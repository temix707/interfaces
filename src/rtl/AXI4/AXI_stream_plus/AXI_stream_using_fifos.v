==> flow/design.v <==
module AXI_stream_plus_optimized
# (
  parameter width = 8, depth = 10
)
(
  input                clk,
  input                rst,
  input                push,
  input                pop,
  input  [width - 1:0] write_data,
  output [width - 1:0] read_data,
  output               empty,
  output               full
);
  localparam pointer_width = $clog2 (depth),
             counter_width = $clog2 (depth + 1);
  localparam [counter_width - 1:0] max_ptr = counter_width' (depth - 1);
  logic [pointer_width - 1:0] wr_ptr, rd_ptr;
  logic wr_ptr_odd_circle, rd_ptr_odd_circle;
  logic [width - 1:0] data [0: depth - 1];
  always_ff @ (posedge clk or posedge rst)
    if (rst)
    begin
      wr_ptr <= '0;
      wr_ptr_odd_circle <= 1'b0;
    end
    else if (push)
    begin
      if (wr_ptr == max_ptr)
      begin
        wr_ptr <= '0;
        wr_ptr_odd_circle <= ~ wr_ptr_odd_circle;
      end
      else
      begin
        wr_ptr <= wr_ptr + 1'b1;
      end
    end
  always_ff @ (posedge clk or posedge rst)
    if (rst)
    begin
      rd_ptr <= '0;
      rd_ptr_odd_circle <= 1'b0;
    end
    else if (pop)
    begin
      if (rd_ptr == max_ptr)
      begin
        rd_ptr <= '0;
        rd_ptr_odd_circle <= ~ rd_ptr_odd_circle;
      end
      else
      begin
        rd_ptr <= rd_ptr + 1'b1;
      end
    end
  always_ff @ (posedge clk)
    if (push)
      data [wr_ptr] <= write_data;
  assign read_data = data [rd_ptr];
  wire equal_ptrs = (wr_ptr == rd_ptr);
  assign empty = equal_ptrs & wr_ptr_odd_circle == rd_ptr_odd_circle;
  assign full  = equal_ptrs & wr_ptr_odd_circle != rd_ptr_odd_circle;
endmodule
module AXI_stream_using_fifos
# (
  parameter width = 8, depth = 10
)
(
  input                clk,
  input                rst,
  input                a_valid,
  output               a_ready,
  input  [width - 1:0] a_data,
  input                b_valid,
  output               b_ready,
  input  [width - 1:0] b_data,
  output               sum_valid,
  input                sum_ready,
  output [width - 1:0] sum_data
);
  wire               a_down_valid;
  wire               a_down_ready;
  wire [width - 1:0] a_down_data;
  AXI_stream_wrapped_in_valid_ready
  # (.width (width), .depth (depth))
  fifo_a
  (
    .clk         ( clk          ),
    .rst         ( rst          ),
    .up_valid    ( a_valid      ),
    .up_ready    ( a_ready      ),
    .up_data     ( a_data       ),
    .down_valid  ( a_down_valid ),
    .down_ready  ( a_down_ready ),
    .down_data   ( a_down_data  )
  );
  wire               b_down_valid;
  wire               b_down_ready;
  wire [width - 1:0] b_down_data;
  AXI_stream_wrapped_in_valid_ready
  # (.width (width), .depth (depth))
  fifo_b
  (
    .clk         ( clk          ),
    .rst         ( rst          ),
    .up_valid    ( b_valid      ),
    .up_ready    ( b_ready      ),
    .up_data     ( b_data       ),
    .down_valid  ( b_down_valid ),
    .down_ready  ( b_down_ready ),
    .down_data   ( b_down_data  )
  );
  wire               sum_up_valid = a_valid & b_valid;
  wire               sum_up_ready;
  wire [width - 1:0] sum_up_data  = a_data + b_data;	
  assign a_down_ready = sum_up_valid & sum_up_ready;
  assign b_down_ready = sum_up_valid & sum_up_ready;
  AXI_stream_wrapped_in_valid_ready
  # (.width (width), .depth (depth))
  fifo_sum
  (
    .clk         ( clk          ),
    .rst         ( rst          ),
    .up_valid    ( sum_up_valid ),
    .up_ready    ( sum_up_ready ),
    .up_data     ( sum_up_data  ),
    .down_valid  ( sum_valid    ),
    .down_ready  ( sum_ready    ),
    .down_data   ( sum_data     )
  );
endmodule
module AXI_stream_wrapped_in_valid_ready
# (
  parameter width = 8, depth = 10
)
(
  input                clk,
  input                rst,
  input                up_valid,     
  output               up_ready,
  input  [width - 1:0] up_data,
  output               down_valid,   
  input                down_ready,
  output [width - 1:0] down_data
);
  wire fifo_push;
  wire fifo_pop;
  wire fifo_empty;
  wire fifo_full;
  assign up_ready   = ~ fifo_full;
  assign fifo_push  = up_valid & up_ready;
  assign down_valid = ~ fifo_empty;
  assign fifo_pop   = down_valid & down_ready;
  AXI_stream_plus_optimized
  # (.width (width), .depth (depth))
  fifo
  (
    .clk        ( clk        ),
    .rst        ( rst        ),
    .push       ( fifo_push  ),
    .pop        ( fifo_pop   ),
    .write_data ( up_data    ),
    .read_data  ( down_data  ),
    .empty      ( fifo_empty ),
    .full       ( fifo_full  )
  );
endmodule
* Step by step through the tools: AXI_stream_using_fifos
What the tools print for AXI_stream_using_fifos, step after step.
Lines are those of the file above, counted from 1.
Library cell names are shortened.
A cell with -- has no value.
- Design top :: AXI_stream_using_fifos
- Clock :: clk
- Standard-cell library :: sky130hd
- Corner :: tt_025C_1v80

* Word level
Yosys after proc, flatten, opt, wreduce and memory -nomap, before mapping. Enables and synchronous resets that opt folds into registers are not counted as muxes. Memory bits, and registers merged into a memory's read port (data or address), are not among the register bits. Print and check cells are not counted. Equal cells are merged and count once.
Yosys's memory passes give these memory sizes; they may raise the number of words (mostly to a power of two), join words into wider ones and drop unused or constant bits.
- Input bits :: 21
- Memories kept :: 1
- Word width x clocked read ports :: 0
- Bits in registers :: 30
- Bits in latches :: 0
- Output and inout port bits :: 11
- Bits in read-only memories :: 0
- Word-level cells :: 75
- RAM bits :: 80
** Memories
- fifo_sum.fifo.data :: words 10, bits a word 8, rd ports 1, wr ports 1, line 20 : logic [width - 1:0] data [0: depth - 1];
- Magnitude comparators :: 0
- Reduce/logical cells :: 6
- Muxes and demuxes :: 9
- Multiply operators :: 0
- Shifts and indexed selects :: 0
- Eq/ne operators :: 15
- Add/sub/neg operators :: 7
- Div/mod/pow operators :: 0
- Bitwise operators :: 25
** Operator list (number)
- two-way mux 4 bit :: 7
- adder 4 x 1 -> 4 bit (second input constant) :: 6
- == test 4 bit (second input constant) :: 6
- AND 1 bit :: 13
- inverter 1 bit :: 12
- AND reduction 2 bit :: 6
- == test 4 bit :: 3
- adder 8 bit :: 1
- two-way mux 8 bit :: 1
- == test 1 bit :: 3
- inequality test 1 bit :: 3
- two-way mux 1 bit :: 1

* Depth
Yosys ltp: most cells in a row. Word level: on the elaborated netlist, between registers, memories and ports. Mapped: between sequential cells and ports; inverters and the memories' decode and read muxes count.
- Depth after elaboration :: 6
- ABC_AREA :: 0
- Gate-level depth with buffers :: 8
- Mapped depth without buffers :: 8

* After synthesis
Yosys stat after the flow's synthesis: flattened, memories mapped to cells. It holds for the ABC_AREA given above (unset counts as 0); a run with the other value may have another netlist.
Totals and module areas in this step are rounded.
** Cells by type
- edfxtp_1 :: number 80, area in all 2.4E+03 µm²
- dfrtp_1 :: number 30, area in all 750.72 µm²
- mux4_2 :: number 16, area in all 360.346 µm²
- xnor2_1 :: number 20, area in all 175.168 µm²
- xor2_1 :: number 19, area in all 166.41 µm²
- nor2b_1 :: number 16, area in all 100.096 µm²
- ha_1 :: number 7, area in all 87.584 µm²
- mux2i_1 :: number 8, area in all 80.077 µm²
- nor2_1 :: number 19, area in all 71.318 µm²
- a211oi_1 :: number 9, area in all 67.565 µm²
- mux2_2 :: number 6, area in all 67.565 µm²
- nand2_1 :: number 15, area in all 56.304 µm²
- inv_1 :: number 14, area in all 52.55 µm²
- a21oi_1 :: number 10, area in all 50.048 µm²
- nand2b_1 :: number 6, area in all 37.536 µm²
- buf_2 :: number 7, area in all 35.034 µm²
- o21ai_0 :: number 7, area in all 35.034 µm²
- clkbuf_1 :: number 9, area in all 33.782 µm²
Not listed: further types 34, cells in them 57.
- Mapped flip-flops :: 110
- Cell area after synthesis :: 5112 µm²
- Mapped cells :: 355
- Area of sequential cells :: 3153 µm²
- Buffers :: 19
The figures by module come from a second, unflattened synthesis with its own total; it is not the netlist above.
- Cells (unflattened synthesis) :: 745
- Area total of the unflattened synthesis :: 11700 µm²
Each row is one instance without its submodules.
** By module
- (no name shown) :: area 3771 µm², times used 3, cells 230
- AXI_stream_using_fifos :: area 322.8 µm², times used 1, cells 43
- AXI_stream_wrapped_in_valid_ready :: area 20.0 µm², times used 3, cells 4

* Worst setup path after synthesis
Source: OpenSTA report_checks on the synthesized netlist (no wires, ideal clock, input and output delay 20% of the period each), path of least setup slack; recovery checks are left aside. Register names are those of the netlist, which keeps one name where synthesis merged equal registers.
- Path kind :: reg2reg
- From :: register fifo_sum.fifo.wr_ptr[1]
- To :: memory fifo_sum.fifo.data[0][0]
- Period :: 2.44 ns
- Delay of the path :: 2.482 ns
- Time at the first pin :: 0.000 ns
- Data arrival time :: 2.084 ns
- Setup slack :: -0.041 ns
- Stages :: 7
- Synthesis period reached :: 2.481 ns
"delay of the path" is the arrival time less input delay plus setup time.
"stages": output pins that drive a net of the path, with the launching flip-flop's if there is one; two outputs of one cell count as two.
"synthesis period reached" = period - worst setup slack (recovery checks aside). The figure is calculated, with input and output delays left at 20% of the set period.
The rows between start and end are the longest chain of elaborated cells between them; the timing report does not say that the signal goes this way. Where chains are equally long, one stands for them.
A line is the first line of the expression or statement that the cell stems from. Yosys adds cells for indexed reads and writes and turns some case tables into memories.
A register here has more assigning lines than the two given.
Only ways into the end's enable, where the timed path ends, are counted here.
- Cells stage by stage :: dfrtp_1 -> buf_4 -> xor2_1 -> nor4_4 -> a21o_1 -> buf_6 -> nor4b_1
- Length of the longest elaborated chain :: 5
- Elaborated cells between the ends (all ways) :: 6
- Those cells by class :: eq/ne (1); mux (2); logic (3)
** Ends and longest elaborated chain, post-synthesis
- from (decl) :: line 18 : logic [pointer_width - 1:0] wr_ptr, rd_ptr;
- from (assign) :: line 24 : wr_ptr <= '0;
- from (assign) :: line 36 : wr_ptr <= wr_ptr + 1'b1;
- == test 4 bit :: line 61 : wire equal_ptrs = (wr_ptr == rd_ptr);
- AND 1 bit :: line 63 : assign full  = equal_ptrs & wr_ptr_odd_circle != rd_ptr_odd_circle;
- inverter 1 bit :: line 151 : assign up_ready   = ~ fifo_full;
- AND 1 bit :: line 152 : assign fifo_push  = up_valid & up_ready;
- two-way mux 4 bit :: line 58 : if (push)
- to (decl) :: line 20 : logic [width - 1:0] data [0: depth - 1];

* Path in the finished layout
From the final timing report of run 1: the path of least setup slack in the routed layout; clock arrival at registers is part of the times.
- Path kind :: reg2out
- From :: register fifo_sum.fifo.rd_ptr[0]
- To :: output port sum_data[7]
- Time at the first pin :: 0.37 ns
- Data arrival time :: 2.26 ns
- Stages :: 8
- Setup slack :: -0.90 ns
- External output delay :: 0.34 ns
- Period :: 1.7 ns
The rows between start and end are the longest chain of elaborated cells between them; the timing report does not say that the signal goes this way. Where chains are equally long, one stands for them.
A memory read counts as a cell of the chain, while the word-level depth stops at memories.
A register here has more assigning lines than the two given.
- Cells stage by stage :: dfrtp_2 -> buf_12 -> buf_8 -> mux4_2 -> nor2b_4 -> a211oi_2 -> a21oi_1 -> buf_2
- Length of the longest elaborated chain :: 1
- Elaborated cells between the ends (all ways) :: 1
- Source lines of those cells :: 1
- Those cells by class :: memory (1)
** Ends and longest elaborated chain, after layout
- from (decl) :: line 18 : logic [pointer_width - 1:0] wr_ptr, rd_ptr;
- from (assign) :: line 42 : rd_ptr <= '0;
- from (assign) :: line 54 : rd_ptr <= rd_ptr + 1'b1;
- memory (10 x 8 bit) :: line 20 : logic [width - 1:0] data [0: depth - 1];
- to (decl) :: line 80 : output [width - 1:0] sum_data

Appendix: measured runs

2 stored runs of AXI_stream_using_fifos in the flow (synthesis by Yosys, layout by OpenROAD, sky130hd cells), in arbitrary order. Constraints: input delay and output delay 20% of the set period each, output load 0.01 pF.
"clock period reached" = clock period - worst setup slack. The figure is calculated, with input and output delays left at 20% of the set period.
"total power after layout": no workload was simulated; the value follows from the tool's default switching activity.
Results are given in rounded form.

* Run 1
** Files
==> flow/run.sh <==
#!/bin/bash
# the make line also repeats the synthesis and layout settings of config.mk as NAME=value (left out here)
make -C /OpenROAD-flow-scripts/flow DESIGN_CONFIG=/design/flow/config.mk WORK_HOME=/design/flow/orfs CLKGATE_MAP_FILE= finish
==> flow/config.mk <==
export PLATFORM = sky130hd
export DESIGN_NAME = AXI_stream_using_fifos
export DESIGN_NICKNAME = AXI_stream_using_fifos
export VERILOG_FILES = /design/flow/design.v
export SDC_FILE = /design/flow/constraint.sdc
export NUM_CORES = 4
export LEC_CHECK = 0
export CAP_MARGIN = 20
export CELL_PAD_IN_SITES_GLOBAL_PLACEMENT = 1
export CORE_MARGIN = 2
export CORE_UTILIZATION = 62
export CTS_CLUSTER_SIZE = 73
export GPL_ROUTABILITY_DRIVEN = 1
export GPL_TIMING_DRIVEN = 0
export MAX_ROUTING_LAYER = met5
export PLACE_DENSITY_LB_ADDON = 0.06
export SETUP_SLACK_MARGIN = 0.21
export SLEW_MARGIN = 20
export TNS_END_PERCENT = 35
==> flow/constraint.sdc <==
create_clock -name core_clock -period 1.7 [get_ports {clk}]
set_input_delay 0.3400 -clock core_clock [delete_from_list [all_inputs] [get_ports {clk}]]
set_output_delay 0.3400 -clock core_clock [all_outputs]
set_load 0.01 [all_outputs]
** Results
- Total die area :: 8988 µm²
- Total power after layout :: 10.96 mW
- Clock period reached :: 2.602 ns
- Utilization after layout :: 84.3 %
- Standard-cell area of the final layout :: 6825 µm²
- Chip area after synthesis (Yosys) :: 5112 µm²
- Setup TNS :: -46.18 ns
- Setup slack of the worst path :: -0.902 ns

* Run 2
** Files
==> flow/run.sh <==
#!/bin/bash
# the make line also repeats the synthesis and layout settings of config.mk as NAME=value (left out here)
make -C /OpenROAD-flow-scripts/flow DESIGN_CONFIG=/design/flow/config.mk WORK_HOME=/design/flow/orfs CLKGATE_MAP_FILE= finish
==> flow/config.mk <==
export PLATFORM = sky130hd
export DESIGN_NAME = AXI_stream_using_fifos
export DESIGN_NICKNAME = AXI_stream_using_fifos
export VERILOG_FILES = /design/flow/design.v
export SDC_FILE = /design/flow/constraint.sdc
export NUM_CORES = 4
export LEC_CHECK = 0
export ABC_AREA = 0
export CAP_MARGIN = 10
export CELL_PAD_IN_SITES_DETAIL_PLACEMENT = 0
export CORE_MARGIN = 2
export CORE_UTILIZATION = 16
export CTS_CLUSTER_DIAMETER = 90
export GPL_TIMING_DRIVEN = 0
export HOLD_SLACK_MARGIN = 0.03
export MAX_ROUTING_LAYER = met5
export MIN_ROUTING_LAYER = met1
export PLACE_DENSITY_LB_ADDON = 0.1
export SETUP_SLACK_MARGIN = 0.18
export SLEW_MARGIN = 20
export TNS_END_PERCENT = 95
==> flow/constraint.sdc <==
create_clock -name core_clock -period 2.03 [get_ports {clk}]
set_input_delay 0.4060 -clock core_clock [delete_from_list [all_inputs] [get_ports {clk}]]
set_output_delay 0.4060 -clock core_clock [all_outputs]
set_load 0.01 [all_outputs]
** Results
- Total die area :: 33400 µm²
- Total power after layout :: 9.880 mW
- Clock period reached :: 2.513 ns
- Utilization after layout :: 23.7 %
- Standard-cell area of the final layout :: 7453 µm²
- Chip area after synthesis (Yosys) :: 5112 µm²
- Setup TNS :: -8.100 ns
- Setup slack of the worst path :: -0.483 ns
