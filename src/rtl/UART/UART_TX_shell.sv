==> flow/design.v <==
module UART_TX_shell(
  input   logic       clk_i,
  input   logic       srst_i,          
  input   logic [7:0] data_i,        
  input   logic       transmit_i,      
  output  logic       TxD_o
);
  logic transmit_out;
  signal_delivery DUT_DB
  (
    .clk_i        ( clk_i         ),
    .btn_i        ( transmit_i    ),
    .tr_signal_o  ( transmit_out  )
  );
  uart_tx DUT_TX
  (
    .clk_i        ( clk_i         ),
    .srst_i       ( srst_i        ),
    .tr_but_i     ( transmit_out  ),
    .data_i       ( data_i        ),
    .TxD_o        ( TxD_o         )
  );
endmodule
module signal_delivery
# (
  parameter     TRESHHOLD = 1_000_000      
)
(
  input   logic clk_i,
  input   logic btn_i,
  output  logic tr_signal_o
);
  logic         button_ff1        = 0;             
  logic         button_ff2        = 0;             
  logic [30:0]  count             = 0;             
  logic [30:0]  count_get         = 0;
  logic         count_get_clear   = 0;
  always_ff @( posedge clk_i ) begin
    button_ff1  <= btn_i;
    button_ff2  <= button_ff1; 
  end
  always_ff @( posedge clk_i ) begin
    if( button_ff2 ) begin
      if( ~&count ) begin                          
        count           <= count + 1;              
      end
    end
    else begin
      if( |count ) begin                           
        count           <= count - 1;              
        count_get       <= 0;
      end
    end
    if( count > TRESHHOLD ) begin     
      tr_signal_o       <= 1;
      count_get         <= count_get + 1;
      if( ( count_get > 10416 ) && ( button_ff2 ) ) begin
        tr_signal_o     <= 0;
        count           <= 0;
      end
      else begin
        tr_signal_o     <= 1;
        count           <= count + 1;
      end
    end
    else begin
      tr_signal_o <= 0;                
    end
  end
endmodule
module uart_tx                                           
#(
  parameter     [13:0]  COUNT_NUM = 14'd10415,
  parameter             TRESHHOLD = 1_000_000            
)
(
  input   logic         clk_i,
  input   logic         srst_i,
  input   logic [7:0]   data_i,
  input   logic         tr_but_i,
  input   logic         valid_i,
  output  logic         ready_o,
  output  logic         TxD_o                            
);
  logic         tr_signal_o         ;
  logic         button_ff1       = 0;                    
  logic         button_ff2       = 0;                    
  logic [30:0]  count            = 0;                    
  logic [30:0]  count_get        = 0;
  logic         count_get_clear  = 0;
  always_ff @( posedge clk_i ) begin
    button_ff1  <= tr_but_i;
    button_ff2  <= button_ff1; 
  end
  always_ff @( posedge clk_i ) begin
    if( button_ff2 ) begin
      if( ~&count ) begin                                
        count           <= count + 1;                    
      end
    end
    else begin
      if( |count ) begin                                 
        count           <= count - 1;                    
        count_get       <= 0;
      end
    end
    if( count > TRESHHOLD ) begin     
      tr_signal_o       <= 1;
      count_get         <= count_get + 1;
      if( ( count_get > COUNT_NUM ) && ( button_ff2 ) ) begin
        tr_signal_o     <= 0;
        count           <= 0;
      end
      else begin
        tr_signal_o     <= 1;
        count           <= count + 1;
      end
    end
    else begin
      tr_signal_o       <= 0;                
    end
  end
  logic         tr_but_w = tr_signal_o;
  logic [3:0]   bit_counter;                             
  logic [13:0]  bod_rate_counter;                        
  logic [9:0]   shift_right_reg;                         
  logic         shift;                                   
  logic         load;                                    
  logic         clear;                                   
  typedef enum logic [0:0] { 
                IDLE   = 0,
                TRANS  = 1       
  } type_enum;
  type_enum     state, next_state;
  always_ff @( posedge clk_i ) begin 
    if( srst_i ) begin
      ready_o   <= 0;
    end
    else if ( ~valid_i && ( bit_counter != 10 ) ) begin
      ready_o   <= 1;
    end
    else begin
      ready_o   <= 0;
    end 
  end
  always_ff @( posedge clk_i ) begin
    if( srst_i ) begin
      state               <= IDLE;                    
      bit_counter         <= 0;                       
      bod_rate_counter    <= 0;
    end else begin
      bod_rate_counter    <= bod_rate_counter + 1;
      if( bod_rate_counter == COUNT_NUM ) begin          
        state             <= next_state;                 
        bod_rate_counter  <= 0;                          
        if( load ) begin                          
          shift_right_reg <= { 1'b1, data_i, 1'b0 };     
        end
        if( shift ) begin                           
          shift_right_reg <= shift_right_reg >> 1;       
          bit_counter     <= bit_counter + 1;            
        end
        if( clear ) begin                       
          bit_counter     <= 0;
        end
      end 
    end
  end
  always_ff @( posedge clk_i ) begin
    load    <= 0;                   
    shift   <= 0; 
    clear   <= 0;
    TxD_o   <= 1;                                        
    case( state ) 
      IDLE: begin 
        if( tr_but_w ) begin                             
          next_state  <= TRANS;                          
          load        <= 1;                              
          shift       <= 0;                              
          clear       <= 0;                              
        end
        else begin                                       
          next_state  <= IDLE;                           
          TxD_o       <= 1;                              
        end
      end
      TRANS: begin    
        if( bit_counter == 10 ) begin
          next_state  <= IDLE;                           
          clear       <= 1;                              
        end
        else begin 
          next_state  <= TRANS;                      
          shift       <= 1;                              
          TxD_o       <= shift_right_reg[0];
        end
      end
      default: next_state <= IDLE;
    endcase
  end 
endmodule
# Tool chain data of UART_TX_shell
# Tool output for the design above, in the order of the flow.
# Line numbers count from 1 in the design file above.
# Cell names lack the library's common part.
# Not given: --
# setup
top_module	UART_TX_shell
clock_port	clk_i
library	sky130hd
pvt_corner	tt_025C_1v80

# Elaborated design
# Source: Yosys, flattened and elaborated, memories not mapped. Widths are those after wreduce. Registers that Yosys merges into a memory's read port (data or address) are not register bits. Print and check cells do not count. Equal cells are merged and count once.
# bits
word_cells	86
in_bits	11
regBits	164
out_inout_bits	1
# op_classes
cmp	4
n_logic	2
mux	26
n_eq	6
n_addsub	8
reduce_and_logical	20
# ops
cell	n
two-way mux 31 bit	16
adder 31 x 1 -> 31 bit (second input constant)	4
subtractor 31 x 1 -> 31 bit (second input constant)	2
> comparator 31 x 14 -> 1 bit (second input constant)	2
> comparator 31 x 20 -> 1 bit (second input constant)	2
AND reduction 31 bit	2
OR reduction 31 bit	2
adder 14 x 1 -> 14 bit (second input constant)	1
equality test 14 bit (second input constant)	1
AND reduction 2 bit	5
two-way mux 10 bit	1
two-way mux 9 bit	1
nonzero test 2 bit	4
two-way mux 4 bit	2
!= test 3 bit (second input constant)	2
nonzero test 3 bit	2
two-way mux 1 bit	5
!= test 2 bit (second input constant)	2
OR reduction 2 bit	2
adder 4 x 1 -> 4 bit (second input constant)	1
equality test 4 bit (second input constant)	1
AND reduction 3 bit	1
logical AND 1 bit	2
NOT 1 bit	2
parallel mux 1 bit (select 2 bit)	1

# Longest topological paths
# Depth = most cells in a row (Yosys ltp): at word level without a register or memory, in the mapped netlist without a sequential cell, where the memories' decode and read muxes count.
# depth
ltp_word	4
abc_area	0
depth_mapped	10
mapped_depth_nobuf	9

# Synthesis result
# Yosys stat after the flow's synthesis: flattened, memories mapped to cells. It holds for the ABC_AREA given above (unset counts as 0); a run with the other value may have another netlist.
# by_type
cell	n	type_area_um2
edfxtp_1	134	4.02E+03
xor2_1	77	674.397
dfxtp_1	30	600.576
nor2_1	121	454.186
xnor2_1	38	332.819
nand2_1	75	281.52
nand3_1	52	260.25
nand4_1	39	243.984
and4_1	24	210.202
a21oi_1	37	185.178
clkbuf_1	49	183.926
o21ai_0	36	180.173
and3_1	27	168.912
ha_1	12	150.144
nor4_1	24	150.144
nor3_1	27	135.13
or3_1	17	106.352
o22ai_1	16	100.096
# Not listed: further types 45, cells in them 157.
# mapped
cells	992
flip_flops	164
yosys_area_um2	9593.0
n_buf	54
seqArea_um2	4624.4
# By module: a second synthesis without flattening, with its own total; a netlist apart from the flattened one above.
# unflattened
hier_cells	1029
area_unflattened_um2	9889.5
# Each row is one instance without its submodules.
# modules
module	n_inst	cells	mod_area_um2	mod_seq_area_um2
uart_tx	1	600	5706.7	2722.6
signal_delivery	1	429	4182.8	1921.8
UART_TX_shell	1	0	0.0	0.0

# Path before layout
# OpenSTA on the mapped netlist: ideal clock, no wires. The path of least setup slack (recovery checks aside). Input and output delay are each 20% of the period. Register names are those of the netlist, which keeps one name where synthesis merged equal registers.
# synth_timing
path_type	register -> register
startpoint	reg DUT_DB.count[9]
endpoint	reg DUT_DB.count[0]
launch_ns	0.000
setup_slack_ns	1.917
setup_ns	0.393
stages	7
arrival_time_ns	3.870
required_ns	5.787
tclk_ns	6.18
n_path_buf	1
delay_ns	4.263
synth_period_reached_ns	4.263
# "delay_ns" is the arrival time less input delay plus setup time.
# "stages" counts driving pins, that of a launching flip-flop among them; a cell with two outputs on the path counts twice.
# "synth_period_reached_ns" is the clock period less the worst setup slack; recovery checks do not enter. This is arithmetic on one report: input and output delays are still those of the set period (20% each).
# The rows between start and end are the longest chain of elaborated cells between them; the timing report does not say that the signal goes this way. Where chains are equally long, one stands for them.
# Each line given opens the expression or statement behind the cell; cells for indexed reads and writes are added by Yosys, which also makes memories of some case tables.
# A register here has more assigning lines than the two given.
# The path ends at the enable pin of a flip-flop; only ways to that pin are counted.
# synth_via
path_cell_list	edfxtp_1 > clkbuf_1 > o31ai_1 > nor3_1 > a211oi_2 > a21oi_1 > nand2b_1
elab_chain_cells	3
cone_cells	6
cone_lines	3
classes_between	compare (1); eq/ne (1); reduce/logical (4)
# synth_rtl
item	line_no	source
start: declaration	35	logic [30:0]  count             = 0;
start: assignment	45	count           <= count + 1;
start: assignment	50	count           <= count - 1;
> comparator 31 x 20 -> 1 bit	54	if( count > TRESHHOLD ) begin
!= test 3 bit	--
AND reduction 2 bit	--
end: assignment	45
end: assignment	50
end: declaration	35

# Path in the finished layout
# Path of least setup slack in the final report of stored run 1 (OpenROAD, finished layout, wires in). Where an end is a register, its clock arrival counts in the times.
# layout_timing
path_type	register -> register
startpoint	reg DUT_DB.count[0]
endpoint	reg DUT_DB.count[21]
setup_ns	0.42
n_path_buf	0
tclk_ns	8.37
required_ns	8.37
arrival_time_ns	3.67
stages	8
setup_slack_ns	4.70
launch_ns	0.43
# The rows between start and end are the longest chain of elaborated cells between them; the timing report does not say that the signal goes this way. Where chains are equally long, one stands for them.
# A register here has more assigning lines than the two given.
# The path ends at the enable pin of a flip-flop; only ways to that pin are counted.
# layout_via
path_cell_list	edfxtp_1 > inv_1 > ha_1 > or3b_1 > or3_4 > a211oi_2 > a21oi_4 > nand2b_2
elab_chain_cells	3
cone_cells	6
cone_lines	3
classes_between	compare (1); eq/ne (1); reduce/logical (4)
# layout_rtl
item	line_no	source
start: declaration	35	logic [30:0]  count             = 0;
start: assignment	45	count           <= count + 1;
start: assignment	50	count           <= count - 1;
> comparator 31 x 20 -> 1 bit	54	if( count > TRESHHOLD ) begin
!= test 3 bit	--
AND reduction 2 bit	--
end: assignment	45
end: assignment	50
end: declaration	35

FLOW RESULTS
============

Design UART_TX_shell on sky130hd. What follows are 2 stored runs of the flow, each under its own settings; their order means nothing. The constraints put input and output delay at 20% of the set period each and load the outputs with 0.01 pF.
"achievedPeriod_ns" is the run's clock period less its worst setup slack. It is reckoned from that one timing run; input and output delays stay at 20% of the period that was set.
"worst_path_allowed_less_slack_ns" is the time allowed to the run's worst setup path (the clock period less input and output delay, where it has them) less its slack. Clock arrival times count: a late capture clock shortens it, a late launch clock lengthens it.
"total_power_mw" is the tool's figure for a default switching activity; nothing was simulated.

Stored run 1, flow files:
==> flow/run.sh <==
#!/bin/bash
# the make line also repeats the synthesis and layout settings of config.mk as NAME=value (left out here)
make -C /OpenROAD-flow-scripts/flow DESIGN_CONFIG=/design/flow/config.mk WORK_HOME=/design/flow/orfs CLKGATE_MAP_FILE= finish
==> flow/config.mk <==
export PLATFORM = sky130hd
export DESIGN_NAME = UART_TX_shell
export DESIGN_NICKNAME = UART_TX_shell
export VERILOG_FILES = /design/flow/design.v
export SDC_FILE = /design/flow/constraint.sdc
export NUM_CORES = 4
export LEC_CHECK = 0
export CAP_MARGIN = 25
export CORE_ASPECT_RATIO = 0.67
export CORE_MARGIN = 10
export CORE_UTILIZATION = 58
export CTS_CLUSTER_SIZE = 39
export GPL_TIMING_DRIVEN = 0
export PLACE_DENSITY_LB_ADDON = 0.2
export SETUP_SLACK_MARGIN = -0.56
export SLEW_MARGIN = 0
export TNS_END_PERCENT = 60
==> flow/constraint.sdc <==
create_clock -name core_clock -period 8.37 [get_ports {clk_i}]
set_input_delay 1.6740 -clock core_clock [delete_from_list [all_inputs] [get_ports {clk_i}]]
set_output_delay 1.6740 -clock core_clock [all_outputs]
set_load 0.01 [all_outputs]

==> results of stored run 1, as CSV <==
result,value
finalCellArea_um2,10682.7
total_power_mw,1.798
hold_worst_slack_ns,0.326
post_synth_area_um2,9593.0
worst_setup_slack_ns,4.701
achievedPeriod_ns,3.669
worst_path_allowed_less_slack_ns,3.67
path_kind,"register -> register"
fin_tns_ns,0.000
design.die.area_um2,22187.2
utilization_pct,65.9

Stored run 2, flow files:
==> flow/run.sh <==
#!/bin/bash
# the make line also repeats the synthesis and layout settings of config.mk as NAME=value (left out here)
make -C /OpenROAD-flow-scripts/flow DESIGN_CONFIG=/design/flow/config.mk WORK_HOME=/design/flow/orfs CLKGATE_MAP_FILE= finish
==> flow/config.mk <==
export PLATFORM = sky130hd
export DESIGN_NAME = UART_TX_shell
export DESIGN_NICKNAME = UART_TX_shell
export VERILOG_FILES = /design/flow/design.v
export SDC_FILE = /design/flow/constraint.sdc
export NUM_CORES = 4
export LEC_CHECK = 0
export CAP_MARGIN = 20
export CORE_MARGIN = 2
export CORE_UTILIZATION = 40
export SETUP_SLACK_MARGIN = -0.47
export SLEW_MARGIN = 20
==> flow/constraint.sdc <==
create_clock -name core_clock -period 5.27 [get_ports {clk_i}]
set_input_delay 1.0540 -clock core_clock [delete_from_list [all_inputs] [get_ports {clk_i}]]
set_output_delay 1.0540 -clock core_clock [all_outputs]
set_load 0.01 [all_outputs]

==> results of stored run 2, as CSV <==
result,value
finalCellArea_um2,10566.4
total_power_mw,2.799
hold_worst_slack_ns,0.327
post_synth_area_um2,9593.0
worst_setup_slack_ns,1.890
achievedPeriod_ns,3.380
worst_path_allowed_less_slack_ns,3.38
path_kind,"register -> register"
fin_tns_ns,0.000
design.die.area_um2,25236.5
utilization_pct,44.9
