==> flow/design.v <==
module fifo_dp_ram
  #(
    parameter ADR = 3, BIT_D = 32, NUM_REG = 6
  )(
  input                    clk_i,
  input                    srst_i,
  input                    rd_i,                   
  input                    wr_i,                   
  input       [BIT_D-1:0]  data_i,
  output  reg [BIT_D-1:0]  data_o,
  output  reg [2:0]        fifo_cnt_o,
  output                   wr_full_o,
  output                   rd_empty_o
);
  reg [BIT_D-1:0] fifo_ram [0:NUM_REG-1]; 
  reg [ADR-1:0]   rd_ptr, wr_ptr;
  assign wr_full_o  = ( fifo_cnt_o == NUM_REG ); 
  assign rd_empty_o = ( fifo_cnt_o == 0 );
  always @( posedge clk_i ) begin
    if( wr_i && !wr_full_o ) begin
      fifo_ram[wr_ptr] <= data_i;
    end 
    else if( wr_i && rd_i ) begin
      fifo_ram[wr_ptr] <= data_i;
    end
  end
  always @( posedge clk_i ) begin
    if( rd_i && !rd_empty_o ) begin
      data_o <= fifo_ram[rd_ptr];
    end 
    else if( rd_i && wr_i ) begin
      data_o <= fifo_ram[rd_ptr];
    end
  end
  always @( posedge clk_i ) begin
    if( srst_i ) begin
      fifo_cnt_o  <= 3'd0;
      wr_ptr      <= 3'd0;
      rd_ptr      <= 3'd0;
    end else begin
      wr_ptr <= ( ( wr_i && !wr_full_o  )||( wr_i && rd_i ) ) ? ( wr_ptr + 1 ) : ( wr_ptr );
      rd_ptr <= ( ( rd_i && !rd_empty_o )||( wr_i && rd_i ) ) ? ( rd_ptr + 1 ) : ( rd_ptr );
    end
  end
  always @( posedge clk_i ) begin
    if( srst_i ) begin
      fifo_cnt_o <= 3'd0;
    end 
    else begin
      case( {wr_i,rd_i} )
        2'b00  : fifo_cnt_o   <=   fifo_cnt_o;
        2'b01  : fifo_cnt_o   <= ( fifo_cnt_o == 0 ) ? ( 0 ) : ( fifo_cnt_o - 1 );              
        2'b10  : fifo_cnt_o   <= ( fifo_cnt_o == NUM_REG ) ? ( NUM_REG ) : ( fifo_cnt_o + 1 );   
        2'b11  : fifo_cnt_o   <=   fifo_cnt_o;                                                    
        default: fifo_cnt_o   <=   fifo_cnt_o;
      endcase
    end
  end
endmodule
From RTL to reports: fifo_dp_ram
What the tools print for fifo_dp_ram, step after step.
Line numbers count from 1 in the design file above.
Operators carry their Yosys type and port widths (W data, S select, Z words).
Library cell names are shortened.
A cell with - has no value.
- top module: fifo_dp_ram
- clock: clk_i
- cell library: sky130hd
- timing corner: tt_025C_1v80

Elaborated design
Source: Yosys, flattened and elaborated, memories not mapped. Widths are those after wreduce; folded enables and synchronous resets count as part of the registers. Registers that Yosys merges into a memory's read port (data or address) are not register bits. Print and check cells do not count. Equal cells are merged and count once.
Yosys's memory passes give these memory sizes; they may raise the number of words (mostly to a power of two), join words into wider ones and drop unused or constant bits.
- bits in registers: 6
- latch bits: 0
- noted RAM bits: 192
- ROM bits: 0
- noted word width x clocked read ports: 32
- noted memory cells: 1
- input bits at 36
- noted output and inout port bits: 37
- word-level cells: 15
- noted add/subtract/negate cells: 2
- $mul at 0
- div/mod/pow operators at 0
- $lt $le $gt $ge: 0
- equal/unequal tests: 0
- noted shift-type cells: 0
- multiplexer cells: 7
- noted bitwise logic cells: 1
- reduce/logical cells: 2
- memories (name ; depth ; width ; rd ports ; write ports ; RTL line ; RTL):
    fifo_ram ; 6 ; 32 ; 1 ; 1 ; 15 ; reg [BIT_D-1:0] fifo_ram [0:NUM_REG-1];
- operators by type and width (operator ; number):
    $mux W32 ; 4
    $add A3 B1 Y3 const B ; 2
    $mux W1 ; 3
    $or A1 B1 Y1 ; 1
    $logic_and A1 B1 Y1 ; 1
    $logic_or A1 B1 Y1 ; 1

Longest topological paths
Yosys ltp: most cells in a row. Word level: on the elaborated netlist, between registers, memories and ports. Mapped: between sequential cells and ports; inverters and the memories' decode and read muxes count.
- depth in word-level cells at 4
- ABC_AREA: 0
- noted depth in mapped cells: 5
- gate-level depth less buffers at 4

Synthesis result
Source: synth_stat.txt of the flow (Yosys; design flattened, memories mapped). It holds for the ABC_AREA given above (unset counts as 0); a run with the other value may have another netlist.
The area totals of this step are shown rounded.
- cell types (cell ; number ; area in all (um^2)):
    edfxtp_1 ; 224 ; 6.73E+03
    mux2i_1 ; 33 ; 330.317
    a211oi_1 ; 43 ; 322.81
    a211oi_2 ; 21 ; 262.752
    o22ai_1 ; 32 ; 200.192
    nor2b_1 ; 29 ; 181.424
    dfxtp_1 ; 6 ; 120.115
    buf_4 ; 13 ; 97.594
    buf_2 ; 13 ; 65.062
    buf_12 ; 3 ; 60.058
    nor2_1 ; 8 ; 30.029
    xor2_1 ; 3 ; 26.275
    ha_1 ; 2 ; 25.024
    and2b_1 ; 3 ; 22.522
    nand2_1 ; 5 ; 18.768
    nand2b_1 ; 2 ; 12.512
    or2b_4 ; 1 ; 11.261
    and4b_1 ; 1 ; 10.01
Other cell types: 8; their cells: 11.
- noted cells in the netlist: 453
- cell area after synthesis at 8600 um^2
- area of sequential cells: 6800 um^2
- mapped flip-flops at 230
- noted buffer cells: 29

Worst setup path after synthesis
Source: OpenSTA report_checks on the synthesized netlist (no wires, ideal clock, input and output delay 20% of the period each), path of least setup slack; recovery checks are left aside. Register names are those of the netlist, which keeps one name where synthesis merged equal registers.
- path type: input to register
- start: input port wr_i
- end: memory fifo_ram[4][0]
- period at 4.62 ns
- noted input delay: 0.924 ns
- library setup time: 0.468 ns
- time at the first pin at 0.924 ns
- arrival at 3.584 ns
- required time: 4.152 ns
- path slack: 0.568 ns
- path delay at 3.128 ns
- stages at 3
- buffers on the path: 1
- period reached after synthesis at 4.052 ns
"path delay" = arrival - input delay + setup time.
"stages" counts driving pins, that of a launching flip-flop among them; a cell with two outputs on the path counts twice.
"period reached after synthesis" is the clock period less the worst setup slack; recovery checks do not enter. This is arithmetic on one report: input and output delays are still those of the set period (20% each).
The rows between start and end are the longest chain of elaborated cells between them; the timing report does not say that the signal goes this way. Where chains are equally long, one stands for them.
A line is the first line of the expression or statement that the cell stems from. Yosys adds cells for indexed reads and writes and turns some case tables into memories.
Only ways into the end's enable, where the timed path ends, are counted here.
- cells stage by stage: buf_2 > nand2b_1 > nor3b_1
- noted length of the longest elaborated chain: 4
- elaborated cells on any way between the ends: 5
- those cells by class: 3 x mux; 1 x logic; 1 x reduce/logical
- RTL lines, path after synthesis (element ; RTL line ; RTL):
    start: declaration ; 8 ; input                    wr_i,
    $logic_and A1 B1 Y1 ; 23 ; else if( wr_i && rd_i ) begin
    $mux W1 ; 23 ;
    $mux W1 ; 20 ; if( wr_i && !wr_full_o ) begin
    $or A1 B1 Y1 ; - ;
    end: declaration ; 15 ; reg [BIT_D-1:0] fifo_ram [0:NUM_REG-1];

Path in the finished layout
Path of least setup slack in the final report of run A (OpenROAD, finished layout, wires in). Where an end is a register, its clock arrival counts in the times.
- path type: input to register
- start: input port wr_i
- end: memory fifo_ram[4][16]
- period at 7.12 ns
- noted input delay: 1.42 ns
- library setup time: 0.32 ns
- time at the first pin at 1.42 ns
- arrival at 3.54 ns
- required time: 7.30 ns
- path slack: 3.76 ns
- stages at 4
- buffers on the path: 2
The rows between start and end are the longest chain of elaborated cells between them; the timing report does not say that the signal goes this way. Where chains are equally long, one stands for them.
Only ways into the end's enable, where the timed path ends, are counted here.
- cells stage by stage: clkdlybuf4s50_1 > nand2b_1 > nor3b_4 > buf_4
- noted length of the longest elaborated chain: 4
- elaborated cells on any way between the ends: 5
- those cells by class: 3 x mux; 1 x logic; 1 x reduce/logical
- RTL lines, path post-layout (element ; RTL line ; RTL):
    start: declaration ; 8 ; input                    wr_i,
    $logic_and A1 B1 Y1 ; 23 ; else if( wr_i && rd_i ) begin
    $mux W1 ; 23 ;
    $mux W1 ; 20 ; if( wr_i && !wr_full_o ) begin
    $or A1 B1 Y1 ; - ;
    end: declaration ; 15 ; reg [BIT_D-1:0] fifo_ram [0:NUM_REG-1];

Add stored flow runs of fifo_dp_ram

Top module fifo_dp_ram; platform sky130hd; tools Yosys and OpenROAD; 2 stored runs in no particular order. Input and output delays are each 20% of the period that was set; the output load is 0.01 pF.
By "power consumption" is meant OpenSTA's value without simulated activity: inputs other than the clock are taken to toggle once in ten clock periods, and the tool carries that through the logic.
Results are given in rounded form.

Run A

==> flow/run.sh <==
#!/bin/bash
# the make line also repeats the synthesis and layout settings of config.mk as NAME=value (left out here)
make -C /OpenROAD-flow-scripts/flow DESIGN_CONFIG=/design/flow/config.mk WORK_HOME=/design/flow/orfs CLKGATE_MAP_FILE= finish
==> flow/config.mk <==
export PLATFORM = sky130hd
export DESIGN_NAME = fifo_dp_ram
export DESIGN_NICKNAME = fifo_dp_ram
export VERILOG_FILES = /design/flow/design.v
export SDC_FILE = /design/flow/constraint.sdc
export NUM_CORES = 4
export LEC_CHECK = 0
export CAP_MARGIN = 20
export CORE_ASPECT_RATIO = 0.79
export CORE_MARGIN = 2
export CORE_UTILIZATION = 22
export CTS_CLUSTER_SIZE = 66
export MAX_ROUTING_LAYER = met4
export PLACE_DENSITY_LB_ADDON = 0.19
export SLEW_MARGIN = 20
==> flow/constraint.sdc <==
create_clock -name core_clock -period 7.12 [get_ports {clk_i}]
set_input_delay 1.4240 -clock core_clock [delete_from_list [all_inputs] [get_ports {clk_i}]]
set_output_delay 1.4240 -clock core_clock [all_outputs]
set_load 0.01 [all_outputs]

Measured in run A:
- lowest hold slack: 0.57 ns
- worst setup slack after layout at 3.8 ns
- noted the overall die area: 41000 um^2
- power consumption at 3.0 mW
- final design utilization: 28 %
- standard-cell area after routing: 11000 um^2
- post-route setup TNS: 0.000 ns
- synthesis area: 8600 um^2

Run B

==> flow/run.sh <==
#!/bin/bash
# the make line also repeats the synthesis and layout settings of config.mk as NAME=value (left out here)
make -C /OpenROAD-flow-scripts/flow DESIGN_CONFIG=/design/flow/config.mk WORK_HOME=/design/flow/orfs CLKGATE_MAP_FILE= finish
==> flow/config.mk <==
export PLATFORM = sky130hd
export DESIGN_NAME = fifo_dp_ram
export DESIGN_NICKNAME = fifo_dp_ram
export VERILOG_FILES = /design/flow/design.v
export SDC_FILE = /design/flow/constraint.sdc
export NUM_CORES = 4
export LEC_CHECK = 0
export ABC_AREA = 1
export CAP_MARGIN = 25
export CELL_PAD_IN_SITES_GLOBAL_PLACEMENT = 0
export CORE_ASPECT_RATIO = 1.03
export CORE_MARGIN = 2
export CORE_UTILIZATION = 58
export CTS_CLUSTER_DIAMETER = 279
export CTS_CLUSTER_SIZE = 32
export GPL_TIMING_DRIVEN = 1
export PLACE_DENSITY_LB_ADDON = 0.15
export SETUP_SLACK_MARGIN = 1.38
export SLEW_MARGIN = 0
export TNS_END_PERCENT = 50
==> flow/constraint.sdc <==
create_clock -name core_clock -period 6.36 [get_ports {clk_i}]
set_input_delay 1.2720 -clock core_clock [delete_from_list [all_inputs] [get_ports {clk_i}]]
set_output_delay 1.2720 -clock core_clock [all_outputs]
set_load 0.01 [all_outputs]

Measured in run B:
- power consumption at 2.7 mW
- post-route setup TNS: 0.000 ns
- synthesis area: 8800 um^2
- standard-cell area after routing: 10000 um^2
- final design utilization: 67 %
- noted the overall die area: 16000 um^2
- worst setup slack after layout at 3.4 ns
- lowest hold slack: 0.52 ns
